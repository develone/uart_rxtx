==> flow/design.v <==
module	helloworld(i_clk,
			o_uart_tx);
	input		i_clk;
	output	wire	o_uart_tx;
	parameter	INITIAL_UART_SETUP = 31'd50;
	wire	[30:0]	i_setup;
	assign	i_setup = INITIAL_UART_SETUP;
	reg	pwr_reset;
	initial	pwr_reset = 1'b1;
	always @(posedge i_clk)
		pwr_reset <= 1'b0;
	reg	[7:0]	message	[0:15];
	initial begin
		message[ 0] = "H";
		message[ 1] = "e";
		message[ 2] = "l";
		message[ 3] = "l";
		message[ 4] = "o";
		message[ 5] = ",";
		message[ 6] = " ";
		message[ 7] = "W";
		message[ 8] = "o";
		message[ 9] = "r";
		message[10] = "l";
		message[11] = "d";
		message[12] = "!";
		message[13] = " ";
		message[14] = "\r";
		message[15] = "\n";
	end
	reg	[27:0]	counter;
	initial	counter = 28'hffffff0;
	always @(posedge i_clk)
		counter <= counter + 1'b1;
	wire		tx_break, tx_busy;
	reg		tx_stb;
	reg	[3:0]	tx_index;
	reg	[7:0]	tx_data;
	assign	tx_break = 1'b0;
	initial	tx_index = 4'h0;
	always @(posedge i_clk)
		if ((tx_stb)&&(!tx_busy))
			tx_index <= tx_index + 1'b1;
	always @(posedge i_clk)
		tx_data <= message[tx_index];
	initial	tx_stb = 1'b0;
	always @(posedge i_clk)
		if (&counter)
			tx_stb <= 1'b1;
		else if ((tx_stb)&&(!tx_busy)&&(tx_index==4'hf))
			tx_stb <= 1'b0;
	wire	cts_n;
	assign	cts_n = 1'b0;
	txuart	transmitter(i_clk, pwr_reset, i_setup, tx_break,
			tx_stb, tx_data, cts_n, o_uart_tx, tx_busy);
endmodule
`default_nettype	none
module txuart(i_clk, i_reset, i_setup, i_break, i_wr, i_data,
		i_cts_n, o_uart_tx, o_busy);
	parameter	[30:0]	INITIAL_SETUP = 31'd868;
	input	wire		i_clk, i_reset;
	input	wire	[30:0]	i_setup;
	input	wire		i_break;
	input	wire		i_wr;
	input	wire	[7:0]	i_data;
	input	wire		i_cts_n;
	output	reg		o_uart_tx;
	output	wire		o_busy;
	wire	[27:0]	clocks_per_baud, break_condition;
	wire	[1:0]	data_bits;
	wire		use_parity, parity_even, dblstop, fixd_parity,
			fixdp_value, hw_flow_control;
	reg	[30:0]	r_setup;
	assign	clocks_per_baud = { 4'h0, r_setup[23:0] };
	assign	break_condition = { r_setup[23:0], 4'h0 };
	assign	hw_flow_control = !r_setup[30];
	assign	data_bits       =  r_setup[29:28];
	assign	dblstop         =  r_setup[27];
	assign	use_parity      =  r_setup[26];
	assign	fixd_parity     =  r_setup[25];
	assign	parity_even     =  r_setup[24];
	assign	fixdp_value     =  r_setup[24];
	reg	[27:0]	baud_counter;
	reg	[3:0]	state;
	reg	[7:0]	lcl_data;
	reg		calc_parity, r_busy, zero_baud_counter;
	reg	q_cts_n, qq_cts_n, ck_cts;
	always	@(posedge i_clk)
		q_cts_n <= i_cts_n;
	always	@(posedge i_clk)
		qq_cts_n <= q_cts_n;
	always	@(posedge i_clk)
		ck_cts <= (!qq_cts_n)||(!hw_flow_control);
	initial	o_uart_tx = 1'b1;
	initial	r_busy = 1'b1;
	initial	state  = 4'hf;
	initial	lcl_data= 8'h0;
	initial	calc_parity = 1'b0;
	always @(posedge i_clk)
	begin
		if (i_reset)
		begin
			r_busy <= 1'b1;
			state <= 4'hf;
		end else if (i_break)
		begin
			state <= 4'he;
			r_busy <= 1'b1;
		end else if (!zero_baud_counter)
		begin  
			r_busy <= 1'b1;
		end else if (state == 4'he)
		begin
			state <= 4'hf;
			r_busy <= 1'b1;
		end else if (state == 4'hf)	 
		begin
			if ((i_wr)&&(!r_busy))
			begin	 
				r_busy <= 1'b1;
				case(data_bits)
				2'b00: state <= 4'h0;
				2'b01: state <= 4'h1;
				2'b10: state <= 4'h2;
				2'b11: state <= 4'h3;
				endcase
			end else begin  
				r_busy <= !ck_cts;
			end
		end else begin
			r_busy <= 1'b1;
			if (state[3] == 0)  
			begin
				if (state == 4'h7)
					state <= (use_parity)?4'h8:4'h9;
				else
					state <= state + 1;
			end else if (state == 4'h8)
			begin
				state <= 4'h9;
			end else if (state == 4'h9)
			begin  
				if (dblstop)
					state <= 4'ha;
				else
					state <= 4'hf;
			end else  
			begin
				state <= 4'hf;  
			end
		end 
	end
	assign	o_busy = (r_busy);
	initial	r_setup = INITIAL_SETUP;
	always @(posedge i_clk)
		if (state == 4'hf)
			r_setup <= i_setup;
	always @(posedge i_clk)
		if (!r_busy)
			lcl_data <= i_data;
		else if (zero_baud_counter)
			lcl_data <= { 1'b0, lcl_data[7:1] };
	always @(posedge i_clk)
		if (i_reset)
			o_uart_tx <= 1'b1;
		else if ((i_break)||((i_wr)&&(!r_busy)))
			o_uart_tx <= 1'b0;
		else if (zero_baud_counter)
			casez(state)
			4'b0???:	o_uart_tx <= lcl_data[0];
			4'h8:	o_uart_tx <= calc_parity;
			default:	o_uart_tx <= 1'b1;
			endcase
	always @(posedge i_clk)
		if (fixd_parity)
			calc_parity <= fixdp_value;
		else if (zero_baud_counter)
		begin
			if (state[3] == 0)  
				calc_parity <= calc_parity ^ lcl_data[0];
			else
				calc_parity <= parity_even;
		end else if (!r_busy)
			calc_parity <= parity_even;
	initial	zero_baud_counter = 1'b0;
	initial	baud_counter = 28'h05;
	always @(posedge i_clk)
	begin
		zero_baud_counter <= (baud_counter == 28'h01);
		if ((i_reset)||(i_break))
		begin
			baud_counter <= break_condition;
			zero_baud_counter <= 1'b0;
		end else if (!zero_baud_counter)
			baud_counter <= baud_counter - 28'h01;
		else if (state == 4'he)
			baud_counter <= clocks_per_baud<<2;
		else if (state == 4'hf)
		begin
			baud_counter <= 28'h0;
			zero_baud_counter <= 1'b1;
			if ((i_wr)&&(!r_busy))
			begin
				baud_counter <= clocks_per_baud - 28'h01;
				zero_baud_counter <= 1'b0;
			end
		end else
			baud_counter <= clocks_per_baud - 28'h01;
	end
endmodule
# From RTL to reports: helloworld
# The steps from the RTL of helloworld to its reports follow in flow order.
# Line numbers count from 1 in the design file above.
# Operators carry their Yosys type and port widths (W data, S select, Z words).
# Library cell names are shortened.
design:
  top_module: "helloworld"
  clock: "i_clk"
  lib: "sky130hd"
  pvt_corner: "tt_025C_1v80"

# After elaboration
# Yosys after proc, flatten, opt, wreduce and memory -nomap, before mapping. Memory bits, and registers merged into a memory's read port (data or address), are not among the register bits. Print and check cells are not counted. Equal cells are merged and count once.
# Memory sizes are those after Yosys's memory passes, which may raise the word count (mostly to a power of two), join words into wider ones and drop unused or constant bits.
classes:
  addsub: 5
  reduce_and_logical: 7
  mux: 23
  logic: 4
  n_eq: 8
ops:
  columns: ["op", "n"]
  rows:
  - ["$mux W28", 4]
  - ["$add A28 B1 Y28 const B", 1]
  - ["$sub A28 B1 Y28 const B", 1]
  - ["$eq A28 B1 Y1 const B", 1]
  - ["$reduce_and A28 Y1", 1]
  - ["$mux W4", 5]
  - ["$eq A4 B4 Y1 const B", 4]
  - ["$mux W8", 2]
  - ["$mux W14", 1]
  - ["$sub A10 B1 Y11 const B", 1]
  - ["$mux W1", 9]
  - ["$add A4 B1 Y4 const B", 2]
  - ["$reduce_or A5 Y1", 1]
  - ["$eq A4 B3 Y1 const B", 1]
  - ["$not A1 Y1", 3]
  - ["$ne A3 B2 Y1 const B", 1]
  - ["$mux W3", 1]
  - ["$logic_and A1 B1 Y1", 2]
  - ["$ne A2 B2 Y1 const B", 1]
  - ["$reduce_and A2 Y1", 1]
  - ["$reduce_bool A2 Y1", 1]
  - ["$pmux W1 S2", 1]
  - ["$xor A1 B1 Y1", 1]
  - ["$logic_not A1 Y1", 1]
bits:
  memories: 1
  rom_bits: 112
  register_bits: 92
  word_cells: 63
  inputBits: 1
  clocked_rd_ports_x_width: 7
mem_list:
  columns: ["memory", "words", "word_bits", "read_ports", "wr", "line_no", "source"]
  rows:
  - ["message", 16, 7, 1, 0, 12, "reg [7:0] message [0:15];"]

# Depth
# Yosys ltp: most cells in a row. Word level: on the elaborated netlist, between registers, memories and ports. Mapped: between sequential cells and ports; inverters and the memories' decode and read muxes count.
depth:
  word_depth: 7
  abc_area: 0
  mapped_depth: 7

# Mapped cells and area
# Yosys stat after the flow's synthesis: flattened, memories mapped to cells. It holds for the ABC_AREA given above (unset counts as 0); a run with the other value may have another netlist.
# The area totals of this step are shown rounded.
by_type:
  columns: ["cell", "n"]
  rows:
  - ["dfxtp_1", 72]
  - ["edfxtp_1", 14]
  - ["xnor2_1", 29]
  - ["ha_1", 18]
  - ["o21ai_0", 26]
  - ["nand2_1", 30]
  - ["mux2_2", 9]
  - ["a21oi_1", 18]
  - ["nand3_1", 18]
  - ["nand4_1", 14]
  - ["nor2_1", 20]
  - ["or3_1", 12]
  - ["inv_1", 19]
  - ["xor2_1", 8]
  - ["nor3_1", 13]
  - ["or4_1", 8]
  - ["o31ai_1", 7]
  - ["clkbuf_1", 13]
# Not listed: further types 33, cells in them 66.
synth_totals:
  n_buf: 16
  mapped_cells: 414
  mapped_area_um2: 3989
  ffs: 86
# By module: a second synthesis without flattening, with its own total; a netlist apart from the flattened one above.
hier_totals:
  cells_unflattened: 602
  area_unflattened_um2: 5954
# Each row is one instance without its submodules.
modules:
  columns: ["mod", "area_um2", "n_cells", "instances"]
  rows:
  - ["txuart", 4229, 436, 1]
  - ["helloworld", 1725, 166, 1]

# Worst setup path after synthesis
# Source: OpenSTA report_checks on the synthesized netlist (no wires, ideal clock, input and output delay 20% of the period each), path of least setup slack; recovery checks are left aside. Register names are those of the netlist, which keeps one name where synthesis merged equal registers.
synth_timing:
  path_type: "flip-flop to flip-flop"
  startpoint: "register transmitter.baud_counter[0]"
  endpoint: "register transmitter.baud_counter[8]"
  setup_ps: 122
  path_delay_ps: 1801
  arrival_ps: 1679
  path_slack_ps: 1959
  period_ps: 3760
  required_time_ps: 3638
  driving_pins: 7
  t_first_pin_ps: 0
  period_less_setup_slack_ps: 1801
# "path_delay_ps" is the arrival time less input delay plus setup time.
# "driving_pins" counts driving pins, that of a launching flip-flop among them; a cell with two outputs on the path counts twice.
# "period_less_setup_slack_ps" = period - worst setup slack (recovery checks aside). The figure is calculated, with input and output delays left at 20% of the set period.
# Between the ends stands the longest chain of elaborated cells between them, by number of cells; it is not shown to be the way that was timed. Of several equally long chains one is given.
# A line is the first line of the expression or statement that the cell stems from. Yosys adds cells for indexed reads and writes and turns some case tables into memories.
# A register here has more assigning lines than the two given.
synth_via:
  cell_sequence: "dfxtp_1 > inv_1 > ha_1 > or3b_2 > nor3_1 > xor2_1 > a221o_1"
  elab_chain_cells: 3
synth_lines:
  columns: ["element", "line_no", "source"]
  rows:
  - ["from (decl)", 83, "reg [27:0] baud_counter;"]
  - ["from (assign)", 192, "baud_counter <= break_condition;"]
  - ["from (assign)", 195, "baud_counter <= baud_counter - 28'h01;"]
  - ["$sub A28 B1 Y28", 195, null]
  - ["$mux W28", 194, "end else if (!zero_baud_counter)"]
  - ["$mux W14", 190, "if ((i_reset)||(i_break))"]
  - ["to (assign)", 192, null]
  - ["to (assign)", 195, null]
  - ["to (decl)", 83, null]

# Timing after layout
# Path of least setup slack in the final report of run 1 (OpenROAD, finished layout, wires in). Where an end is a register, its clock arrival counts in the times.
# The report prints the path's times to 10 ps; the period is as set.
layout_timing:
  path_type: "flip-flop to flip-flop"
  startpoint: "register transmitter.baud_counter[9]"
  endpoint: "register transmitter.baud_counter[13]"
  required_time_ps: 1630
  arrival_ps: 2060
  driving_pins: 5
  path_slack_ps: -430
  t_first_pin_ps: 350
  setup_ps: 50
  period_ps: 1330
# Between the ends stands the longest chain of elaborated cells between them, by number of cells; it is not shown to be the way that was timed. Of several equally long chains one is given.
# A register here has more assigning lines than the two given.
layout_via:
  cell_sequence: "dfxtp_2 > or4_4 > or3_4 > or4_1 > nand3_1"
  elab_chain_cells: 3
layout_lines:
  columns: ["element", "line_no", "source"]
  rows:
  - ["from (decl)", 83, "reg [27:0] baud_counter;"]
  - ["from (assign)", 192, "baud_counter <= break_condition;"]
  - ["from (assign)", 195, "baud_counter <= baud_counter - 28'h01;"]
  - ["$sub A28 B1 Y28", 195, null]
  - ["$mux W28", 194, "end else if (!zero_baud_counter)"]
  - ["$mux W14", 190, "if ((i_reset)||(i_break))"]
  - ["to (assign)", 192, null]
  - ["to (assign)", 195, null]
  - ["to (decl)", 83, null]

Ticket comment

Measured data: module helloworld, platform sky130hd, 2 stored runs of the flow under differing settings, order arbitrary. Input and output delays are each 20% of the period that was set; the output load is 0.01 pF.
"period_reached_ps" = clock period - worst setup slack. The figure is calculated, with input and output delays left at 20% of the set period.
"critical_path_time_ps" = time allowed to the worst setup path (clock period - input delay - output delay, where it has them) - its slack; a late launch clock adds to it, a late capture clock takes from it.
By "final_power_mw" is meant OpenSTA's value without simulated activity: inputs other than the clock are taken to toggle once in ten clock periods, and the tool carries that through the logic.
"critical_path_time_ps" is known to 10 ps.
Results are given in rounded form.

--- run 1 ---
==> flow/run.sh <==
#!/bin/bash
# the make line also repeats the synthesis and layout settings of config.mk as NAME=value (left out here)
make -C /OpenROAD-flow-scripts/flow DESIGN_CONFIG=/design/flow/config.mk WORK_HOME=/design/flow/orfs CLKGATE_MAP_FILE= finish
==> flow/config.mk <==
export PLATFORM = sky130hd
export DESIGN_NAME = helloworld
export DESIGN_NICKNAME = helloworld
export VERILOG_FILES = /design/flow/design.v
export SDC_FILE = /design/flow/constraint.sdc
export NUM_CORES = 4
export LEC_CHECK = 0
export ABC_AREA = 0
export CAP_MARGIN = 20
export CELL_PAD_IN_SITES_DETAIL_PLACEMENT = 2
export CORE_ASPECT_RATIO = 1.42
export CORE_MARGIN = 6
export CORE_UTILIZATION = 15
export GPL_TIMING_DRIVEN = 1
export PLACE_DENSITY_LB_ADDON = 0.06
export SLEW_MARGIN = 20
==> flow/constraint.sdc <==
create_clock -name core_clock -period 1.33 [get_ports {i_clk}]
set_input_delay 0.2660 -clock core_clock [delete_from_list [all_inputs] [get_ports {i_clk}]]
set_output_delay 0.2660 -clock core_clock [all_outputs]
set_load 0.01 [all_outputs]

==> results, as YAML <==
results:
  worst_hold_slack_ps: 456
  fin_util_pct: 25.8
  dieArea_um2: 30710
  critical_path_time_ps: 1760
  worst_setup_path_type: "flip-flop to flip-flop"
  worstSetupSlack_ps: -427
  final_power_mw: 6.258
  period_reached_ps: 1757
  final_stdcell_area_um2: 6686
  yosys.chip_area_um2: 3989

--- run 2 ---
==> flow/run.sh <==
#!/bin/bash
# the make line also repeats the synthesis and layout settings of config.mk as NAME=value (left out here)
make -C /OpenROAD-flow-scripts/flow DESIGN_CONFIG=/design/flow/config.mk WORK_HOME=/design/flow/orfs CLKGATE_MAP_FILE= finish
==> flow/config.mk <==
export PLATFORM = sky130hd
export DESIGN_NAME = helloworld
export DESIGN_NICKNAME = helloworld
export VERILOG_FILES = /design/flow/design.v
export SDC_FILE = /design/flow/constraint.sdc
export NUM_CORES = 4
export LEC_CHECK = 0
export ABC_AREA = 1
export CAP_MARGIN = 25
export CORE_ASPECT_RATIO = 1.61
export CORE_MARGIN = 6
export CORE_UTILIZATION = 70
export HOLD_SLACK_MARGIN = -0.07
export PLACE_DENSITY_LB_ADDON = 0.15
export SETUP_SLACK_MARGIN = -0.05
export SLEW_MARGIN = 20
export TNS_END_PERCENT = 5
==> flow/constraint.sdc <==
create_clock -name core_clock -period 1.94 [get_ports {i_clk}]
set_input_delay 0.3880 -clock core_clock [delete_from_list [all_inputs] [get_ports {i_clk}]]
set_output_delay 0.3880 -clock core_clock [all_outputs]
set_load 0.01 [all_outputs]

==> results, as YAML <==
results:
  worstSetupSlack_ps: 271
  worst_hold_slack_ps: 457
  fin_util_pct: 78.7
  dieArea_um2: 8577
  period_reached_ps: 1669
  final_stdcell_area_um2: 4822
  critical_path_time_ps: 1280
  worst_setup_path_type: "flip-flop to output port"
  final_power_mw: 3.609
  yosys.chip_area_um2: 4516
