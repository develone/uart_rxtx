==> flow/design.v <==
`default_nettype	none
module ufifo(i_clk, i_rst, i_wr, i_data, o_empty_n, i_rd, o_data, o_status, o_err);
	parameter	BW=8;	 
	parameter [3:0]	LGFLEN=4;
	parameter 	RXFIFO=1'b0;
	input	wire		i_clk, i_rst;
	input	wire		i_wr;
	input	wire [(BW-1):0]	i_data;
	output	wire		o_empty_n;	 
	input	wire		i_rd;
	output	wire [(BW-1):0]	o_data;
	output	wire	[15:0]	o_status;
	output	wire		o_err;
	localparam	FLEN=(1<<LGFLEN);
	reg	[(BW-1):0]	fifo[0:(FLEN-1)];
	reg	[(LGFLEN-1):0]	r_first, r_last, r_next;
	wire	[(LGFLEN-1):0]	w_first_plus_one, w_first_plus_two,
				w_last_plus_one;
	assign	w_first_plus_two = r_first + {{(LGFLEN-2){1'b0}},2'b10};
	assign	w_first_plus_one = r_first + {{(LGFLEN-1){1'b0}},1'b1};
	assign	w_last_plus_one  = r_next;  
	reg	will_overflow;
	initial	will_overflow = 1'b0;
	always @(posedge i_clk)
		if (i_rst)
			will_overflow <= 1'b0;
		else if (i_rd)
			will_overflow <= (will_overflow)&&(i_wr);
		else if (i_wr)
			will_overflow <= (will_overflow)||(w_first_plus_two == r_last);
		else if (w_first_plus_one == r_last)
			will_overflow <= 1'b1;
	reg	r_ovfl;
	initial	r_first = 0;
	initial	r_ovfl  = 0;
	always @(posedge i_clk)
		if (i_rst)
		begin
			r_ovfl <= 1'b0;
			r_first <= { (LGFLEN){1'b0} };
		end else if (i_wr)
		begin  
			if ((i_rd)||(!will_overflow))  
				r_first <= w_first_plus_one;
			else
				r_ovfl <= 1'b1;
		end
	always @(posedge i_clk)
		if (i_wr)  
			fifo[r_first] <= i_data;
	reg	will_underflow;
	initial	will_underflow = 1'b1;
	always @(posedge i_clk)
		if (i_rst)
			will_underflow <= 1'b1;
		else if (i_wr)
			will_underflow <= (will_underflow)&&(i_rd);
		else if (i_rd)
			will_underflow <= (will_underflow)||(w_last_plus_one == r_first);
		else
			will_underflow <= (r_last == r_first);
	initial	r_last = 0;
	always @(posedge i_clk)
		if (i_rst)
		begin
			r_last <= 0;
			r_next <= { {(LGFLEN-1){1'b0}}, 1'b1 };
		end else if (i_rd)
		begin
			if ((i_wr)||(!will_underflow))  
			begin
				r_last <= r_next;
				r_next <= r_last +{{(LGFLEN-2){1'b0}},2'b10};
			end
		end
	reg	[(BW-1):0]	fifo_here, fifo_next, r_data;
	always @(posedge i_clk)
		fifo_here <= fifo[r_last];
	always @(posedge i_clk)
		fifo_next <= fifo[r_next];
	always @(posedge i_clk)
		r_data <= i_data;
	reg	[1:0]	osrc;
	always @(posedge i_clk)
		if (will_underflow)
			osrc <= 2'b00;
		else if ((i_rd)&&(r_first == w_last_plus_one))
			osrc <= 2'b01;
		else if (i_rd)
			osrc <= 2'b11;
		else
			osrc <= 2'b10;
	assign o_data = (osrc[1]) ? ((osrc[0])?fifo_next:fifo_here) : r_data;
	reg	r_empty_n;
	initial	r_empty_n = 1'b0;
	always @(posedge i_clk)
		if (i_rst)
			r_empty_n <= 1'b0;
		else casez({i_wr, i_rd, will_underflow})
			3'b00?: r_empty_n <= (r_first != r_last);
			3'b11?: r_empty_n <= (r_first != r_last);
			3'b10?: r_empty_n <= 1'b1;
			3'b010: r_empty_n <= (r_first != w_last_plus_one);
			default: begin end
		endcase
	reg	[(LGFLEN-1):0]	r_fill;
	initial	r_fill = 0;
	always @(posedge i_clk)
		if (RXFIFO!=0) begin
			if (i_rst)
				r_fill <= 0;
			else case({(i_wr)&&(!will_overflow), (i_rd)&&(!will_underflow)})
			2'b01:   r_fill <= r_first - r_next;
			2'b10:   r_fill <= r_first - r_last + 1'b1;
			default: r_fill <= r_first - r_last;
			endcase
		end else begin
			if (i_rst)
				r_fill <= { (LGFLEN){1'b1} };
			else case({i_wr, i_rd})
			2'b01:   r_fill <= r_last - r_first;
			2'b10:   r_fill <= r_last - w_first_plus_two;
			default: r_fill <= r_last - w_first_plus_one;
			endcase
		end
	reg	r_full_n;
	always @(posedge i_clk)
		r_full_n <= (&r_fill[(LGFLEN-1):2]);
	assign o_err = (r_ovfl);  
	wire	[3:0]	lglen;
	assign lglen = LGFLEN;
	wire	[9:0]	w_fill;
	assign	w_fill[(LGFLEN-1):0] = r_fill;
	generate if (LGFLEN < 10)
		assign w_fill[9:(LGFLEN)] = 0;
	endgenerate
	wire	w_half_full;
	assign	w_half_full = r_fill[(LGFLEN-1)];
	assign	o_status = {
		lglen,
		w_fill,
		(RXFIFO!=0)?w_half_full:w_half_full,
		(RXFIFO!=0)?r_empty_n:r_full_n
	};
	assign	o_empty_n = r_empty_n;
endmodule
`default_nettype	none
module	wbpport(i_clk, i_rst,
		i_wb_cyc, i_wb_stb, i_wb_we, i_wb_addr, i_wb_data,
			o_wb_ack, o_wb_stall, o_wb_data,
		i_pp_stb, i_pp_data,
		o_pp_stb, o_pp_data, i_pp_busy,
		o_rx_int, o_tx_int,
		o_rxfifo_int, o_txfifo_int);
	parameter	LGFLEN = 4;
	localparam [3:0]	LCLLGFLEN = (LGFLEN > 4'ha)? 4'ha
					: ((LGFLEN < 4'h2) ? 4'h2 : LGFLEN);
	input	wire		i_clk, i_rst;
	input	wire		i_wb_cyc, i_wb_stb, i_wb_we;
	input	wire	[1:0]	i_wb_addr;
	input	wire	[31:0]	i_wb_data;
	output	reg		o_wb_ack;
	output	wire		o_wb_stall;
	output	reg	[31:0]	o_wb_data;
	input	wire		i_pp_stb;
	input	wire	[6:0]	i_pp_data;
	output	wire		o_pp_stb;
	output	wire	[6:0]	o_pp_data;
	input	wire		i_pp_busy;
	output	wire		o_rx_int, o_tx_int,
				o_rxfifo_int, o_txfifo_int;
	wire	[31:0]	pp_setup;
	assign	pp_setup = 32'd12;
	reg		rx_pp_reset;
	wire		rx_empty_n, rx_fifo_err;
	wire	[6:0]	rxf_wb_data;
	wire	[15:0]	rxf_status;
	reg		rxf_wb_read;
	ufifo	#(.LGFLEN(LCLLGFLEN), .BW(7), .RXFIFO(1))
		rxfifo(i_clk, (i_rst)||(rx_pp_reset),
			i_pp_stb, i_pp_data,
			rx_empty_n,
			rxf_wb_read, rxf_wb_data,
			rxf_status, rx_fifo_err);
	assign	o_rxfifo_int = rxf_status[1];
	assign	o_rx_int = rxf_status[0];
	initial	rxf_wb_read = 1'b0;
	always @(posedge i_clk)
		rxf_wb_read <= (i_wb_stb)&&(i_wb_addr[1:0]==2'b10)
				&&(!i_wb_we);
	initial	rx_pp_reset = 1'b1;
	always @(posedge i_clk)
		if ((i_rst)||((i_wb_stb)&&(i_wb_addr[1:0]==2'b00)&&(i_wb_we)))
			rx_pp_reset <= 1'b1;
		else if ((i_wb_stb)&&(i_wb_addr[1:0]==2'b10)&&(i_wb_we))
			rx_pp_reset <= i_wb_data[12];
		else
			rx_pp_reset <= 1'b0;
	wire	[31:0]	wb_rx_data;
	assign	wb_rx_data = { 16'h00, 4'h0, 3'h0, !rx_empty_n,
				1'b0, rxf_wb_data};
	wire		tx_empty_n, txf_err;
	wire	[15:0]	txf_status;
	reg		txf_wb_write, tx_pp_reset;
	reg	[6:0]	txf_wb_data;
	initial	txf_wb_write = 1'b0;
	always @(posedge i_clk)
	begin
		txf_wb_write <= (i_wb_stb)&&(i_wb_addr == 2'b11)
					&&(i_wb_we);
		txf_wb_data  <= i_wb_data[6:0];
	end
	ufifo	#(.LGFLEN(LGFLEN), .BW(7), .RXFIFO(0))
		txfifo(i_clk, (tx_pp_reset),
			txf_wb_write, txf_wb_data,
			tx_empty_n,
			(!i_pp_busy)&&(tx_empty_n), o_pp_data,
			txf_status, txf_err);
	assign	o_pp_stb = tx_empty_n;
	assign	o_tx_int = txf_status[0];
	assign	o_txfifo_int = txf_status[1];
	initial	tx_pp_reset = 1'b1;
	always @(posedge i_clk)
		if((i_rst)||((i_wb_stb)&&(i_wb_addr == 2'b00)&&(i_wb_we)))
			tx_pp_reset <= 1'b1;
		else if ((i_wb_stb)&&(i_wb_addr[1:0]==2'b11)&&(i_wb_we))
			tx_pp_reset <= i_wb_data[12];
		else
			tx_pp_reset <= 1'b0;
	wire	[31:0]	wb_tx_data;
	assign	wb_tx_data = { 16'h00, 
				1'b0, txf_status[1:0], txf_err,
				1'b0, o_pp_stb, 1'b0, (i_pp_busy|txf_status[0]),
				1'b0,(i_pp_busy|txf_status[0])?txf_wb_data:7'h0};
	wire	[31:0]	wb_fifo_data;
	assign	wb_fifo_data = { txf_status, rxf_status };
	reg	[1:0]	r_wb_addr;
	always @(posedge i_clk)
		r_wb_addr <= i_wb_addr;
	reg	r_wb_ack;
	always @(posedge i_clk)  
		r_wb_ack <= i_wb_stb;
	always @(posedge i_clk)  
		o_wb_ack <= r_wb_ack;
	always @(posedge i_clk)
		casez(r_wb_addr)
		2'b00: o_wb_data <= pp_setup;
		2'b01:  o_wb_data <= wb_fifo_data;
		2'b10: o_wb_data <= wb_rx_data;
		2'b11: o_wb_data <= wb_tx_data;
		endcase
	assign	o_wb_stall = 1'b0;
endmodule
## From RTL to reports: wbpport

The steps from the RTL of wbpport to its reports follow in flow order.
Line numbers count from 1 in the design file above.
Operators carry their Yosys type and port widths (W data, S select, Z words).
Not given: -

| design | value |
|---|---|
| top module | wbpport |
| clock port | i_clk |
| standard-cell library | sky130hd |
| timing corner | tt_025C_1v80 |

## Word-level counts

Counts by Yosys on the flattened word-level netlist (proc, flatten, opt, wreduce; memories kept). Print and check cells are left out.
Memory sizes are those after Yosys's memory passes, which may raise the word count (mostly to a power of two), join words into wider ones and drop unused or constant bits.

| storage and ports | value |
|---|---|
| bits in registers | 105 |
| clocked read ports x word width | 28 |
| memories kept | 2 |
| output and inout bits | 46 |
| bits in writable memories | 224 |
| bits of input ports | 48 |
| cells after elaboration | 158 |

Memory list:

| memory | depth | bits a word | rd ports | write ports | line | source |
|---|---|---|---|---|---|---|
| rxfifo.fifo | 16 | 7 | 2 | 1 | 15 | `reg [(BW-1):0] fifo[0:(FLEN-1)];` |
| txfifo.fifo | 16 | 7 | 2 | 1 | 15 |  |

| operators by class | value |
|---|---|
| $add $sub $neg | 12 |
| reduce/logical cells | 51 |
| equal/unequal tests | 28 |
| muxes and demuxes | 32 |
| bitwise logic cells | 2 |

Operator list:

| operator | count |
|---|---|
| $pmux W32 S4 | 1 |
| $mux W7 | 7 |
| $eq A4 B4 Y1 | 10 |
| $sub A4 B4 Y4 | 5 |
| $eq A2 B2 Y1 const B | 9 |
| $mux W1 | 18 |
| $logic_and A1 B1 Y1 | 16 |
| $add A4 B2 Y4 const B | 4 |
| $ne A4 B4 Y1 | 4 |
| $pmux W4 S2 | 2 |
| $reduce_and A2 Y1 | 6 |
| $reduce_bool A3 Y1 | 4 |
| $add A4 B1 Y4 const B | 3 |
| $logic_or A1 B1 Y1 | 10 |
| $logic_not A2 Y1 | 4 |
| $reduce_or A2 Y1 | 4 |
| $mux W4 | 2 |
| $logic_not A1 Y1 | 7 |
| $eq A2 B1 Y1 const B | 3 |
| $eq A3 B2 Y1 const B | 2 |
| $pmux W1 S3 | 2 |
| $or A1 B1 Y1 | 1 |
| $not A1 Y1 | 1 |

## Longest topological paths

Depth = most cells in a row (Yosys ltp): at word level without a register or memory, in the mapped netlist without a sequential cell, where the memories' decode and read muxes count.

| depth | value |
|---|---|
| word-level depth | 5 |
| ABC_AREA | 0 |
| gate-level depth with buffers | 10 |
| mapped depth without buffers | 9 |

## After synthesis

Yosys stat after the flow's synthesis: flattened, memories mapped to cells. It holds for the ABC_AREA given above (unset counts as 0); a run with the other value may have another netlist.
Totals and module areas in this step are rounded.

| mapped netlist | value |
|---|---|
| area of sequential cells | 9100 µm² |
| buffer cells | 65 |
| mapped flip-flops | 343 |
| cell area after synthesis | 15000 µm² |
| cell count | 926 |

Cells by type:

| type | count | area in all (µm²) |
|---|---|---|
| sky130_fd_sc_hd__edfxtp_1 | 224 | 6.73E+03 |
| sky130_fd_sc_hd__dfxtp_1 | 119 | 2.38E+03 |
| sky130_fd_sc_hd__mux4_2 | 96 | 2.16E+03 |
| sky130_fd_sc_hd__mux4_1 | 44 | 1.16E+03 |
| sky130_fd_sc_hd__ha_1 | 32 | 400.384 |
| sky130_fd_sc_hd__mux2i_1 | 28 | 280.269 |
| sky130_fd_sc_hd__nor2_1 | 72 | 270.259 |
| sky130_fd_sc_hd__xnor2_1 | 21 | 183.926 |
| sky130_fd_sc_hd__buf_4 | 18 | 135.13 |
| sky130_fd_sc_hd__nand2_1 | 36 | 135.13 |
| sky130_fd_sc_hd__a21oi_1 | 24 | 120.115 |
| sky130_fd_sc_hd__inv_1 | 30 | 112.608 |
| sky130_fd_sc_hd__o21ai_0 | 22 | 110.106 |
| sky130_fd_sc_hd__xor2_1 | 12 | 105.101 |
| sky130_fd_sc_hd__fa_1 | 5 | 100.096 |
| sky130_fd_sc_hd__clkbuf_1 | 24 | 90.086 |
| sky130_fd_sc_hd__buf_6 | 6 | 67.565 |
| sky130_fd_sc_hd__buf_2 | 12 | 60.058 |

Other cell types: 40; their cells: 101.
The figures by module come from a second, unflattened synthesis with its own total; it is not the netlist above.

| second synthesis, totals | value |
|---|---|
| cells (unflattened synthesis) | 999 |
| area total of the unflattened synthesis | 16000 µm² |

Rows give one instance, submodules left out.

By module:

| module | seq. area (µm²) | times used | area (µm²) | cells |
|---|---|---|---|---|
| ufifo | 4200 | 1 | 7400 | 440 |
| ufifo | 4200 | 1 | 7200 | 443 |
| wbpport | 940 | 1 | 1400 | 116 |

## Path before layout

Path of least setup slack by OpenSTA after synthesis, without wires, with an ideal clock, recovery checks aside; 20% of the period is set as input and as output delay. Where synthesis merged equal registers, the netlist keeps one of their names.

| path post-synthesis | value |
|---|---|
| kind | reg2reg |
| from | reg rxfifo.r_last[1] |
| to | reg rxfifo.r_fill[3] |
| time at the first pin | 0.000 ns |
| data required time | 1.895 ns |
| slack | -0.077 ns |
| buffers on the path | 1 |
| period | 1.99 ns |
| setup time | 0.095 ns |
| stages | 9 |
| arrival time | 1.972 ns |
| path delay | 2.067 ns |
| period reached after synthesis | 2.067 ns |

"path delay" is the arrival time less input delay plus setup time.
"stages": output pins that drive a net of the path, with the launching flip-flop's if there is one; two outputs of one cell count as two.
"period reached after synthesis" = period - worst setup slack (recovery checks aside). The figure is calculated, with input and output delays left at 20% of the set period.
The rows between start and end are the longest chain of elaborated cells between them; the timing report does not say that the signal goes this way. Where chains are equally long, one stands for them.
A line is the first line of the expression or statement that the cell stems from. Yosys adds cells for indexed reads and writes and turns some case tables into memories.
At most two assigning lines are given for a register; there are more.

| on the way, post-synthesis | value |
|---|---|
| cell sequence | sky130_fd_sc_hd__dfxtp_1 > sky130_fd_sc_hd__buf_2 > sky130_fd_sc_hd__inv_1 > sky130_fd_sc_hd__fa_1 > sky130_fd_sc_hd__xor2_1 > sky130_fd_sc_hd__and3_1 > sky130_fd_sc_hd__nand3b_1 > sky130_fd_sc_hd__mux2_2 > sky130_fd_sc_hd__o311ai_1 |
| length of the longest elaborated chain | 3 |
| elaborated cells between the ends (all ways) | 3 |
| those cells by class | add/sub (2); mux (1) |

Ends and longest elaborated chain, post-synthesis:

| what | line | source |
|---|---|---|
| start: declaration | 16 | `reg [(LGFLEN-1):0] r_first, r_last, r_next;` |
| start: assignment | 66 | `r_last <= 0;` |
| start: assignment | 72 | `r_last <= r_next;` |
| $sub A4 B4 Y4 | 114 | `2'b10: r_fill <= r_first - r_last + 1'b1;` |
| $add A4 B1 Y4 | 114 |  |
| $pmux W4 S2 | 112 | `else case({(i_wr)&&(!will_overflow), (i_rd)&&(!will_underflow)})` |
| end: assignment | 113 | `2'b01: r_fill <= r_first - r_next;` |
| end: assignment | 114 |  |
| end: declaration | 106 | `reg [(LGFLEN-1):0] r_fill;` |

## Worst path after layout

From the final timing report of run 1: the path of least setup slack in the routed layout; clock arrival at registers is part of the times.

| path post-layout | value |
|---|---|
| kind | reg2out |
| from | reg txfifo.osrc[0] |
| to | out o_pp_data[3] |
| stages | 4 |
| time at the first pin | 0.51 ns |
| arrival time | 2.11 ns |
| data required time | 2.58 ns |
| slack | 0.47 ns |
| buffers on the path | 1 |
| external output delay | 0.65 ns |
| period | 3.23 ns |

The rows between start and end are the longest chain of elaborated cells between them; the timing report does not say that the signal goes this way. Where chains are equally long, one stands for them.
At most two assigning lines are given for a register; there are more.

| on the way, post-layout | value |
|---|---|
| cell sequence | sky130_fd_sc_hd__dfxtp_1 > sky130_fd_sc_hd__mux2i_1 > sky130_fd_sc_hd__a21oi_1 > sky130_fd_sc_hd__clkdlybuf4s50_1 |
| length of the longest elaborated chain | 2 |
| elaborated cells between the ends (all ways) | 2 |
| source lines of those cells | 1 |
| those cells by class | mux (2) |

Ends and longest elaborated chain, post-layout:

| what | line | source |
|---|---|---|
| start: declaration | 83 | `reg [1:0] osrc;` |
| start: assignment | 86 | `osrc <= 2'b00;` |
| start: assignment | 88 | `osrc <= 2'b01;` |
| $mux W7 x2 | 93 | `assign o_data = (osrc[1]) ? ((osrc[0])?fifo_next:fifo_here) : r_data;` |
| end: declaration | 168 | `output wire [6:0] o_pp_data;` |

Hand-over note for wbpport

Measured results for wbpport: 2 stored runs of the Yosys and OpenROAD flow on sky130hd. The settings differ; the order carries no meaning. The constraints put input and output delay at 20% of the set period each and load the outputs with 0.01 pF.
"total power of the final layout" is the tool's figure for a default switching activity; nothing was simulated.
Values from the reports are rounded here.

#### Run 1

| setting | value |
|---|---|
| period_ns | `3.23` |
| CORE_UTILIZATION | `42` |
| PLACE_DENSITY_LB_ADDON | `0.25` |
| CORE_ASPECT_RATIO | `1.19` |
| ABC_AREA | `0` |
| CAP_MARGIN | `35` |
| CORE_MARGIN | `2` |
| SLEW_MARGIN | `20` |

| result | value |
|---|---|
| chip area after synthesis (Yosys) | 15000 µm² |
| total negative slack | 0.000 ns |
| standard-cell area after routing | 18000 µm² |
| total power of the final layout | 9.1 mW |
| setup slack of the worst path | 0.47 ns |
| overall die area | 38000 µm² |
| final worst hold slack | 0.33 ns |

#### Run 2

| setting | value |
|---|---|
| period_ns | `2.05` |
| CORE_UTILIZATION | `53` |
| PLACE_DENSITY_LB_ADDON | `0.19` |
| CORE_ASPECT_RATIO | `1.13` |
| CORE_MARGIN | `3` |
| CAP_MARGIN | `20` |
| SLEW_MARGIN | `20` |

| result | value |
|---|---|
| chip area after synthesis (Yosys) | 15000 µm² |
| total negative slack | 0.000 ns |
| standard-cell area after routing | 18000 µm² |
| total power of the final layout | 14 mW |
| setup slack of the worst path | 0.091 ns |
| overall die area | 31000 µm² |
| final worst hold slack | 0.34 ns |

End of note.
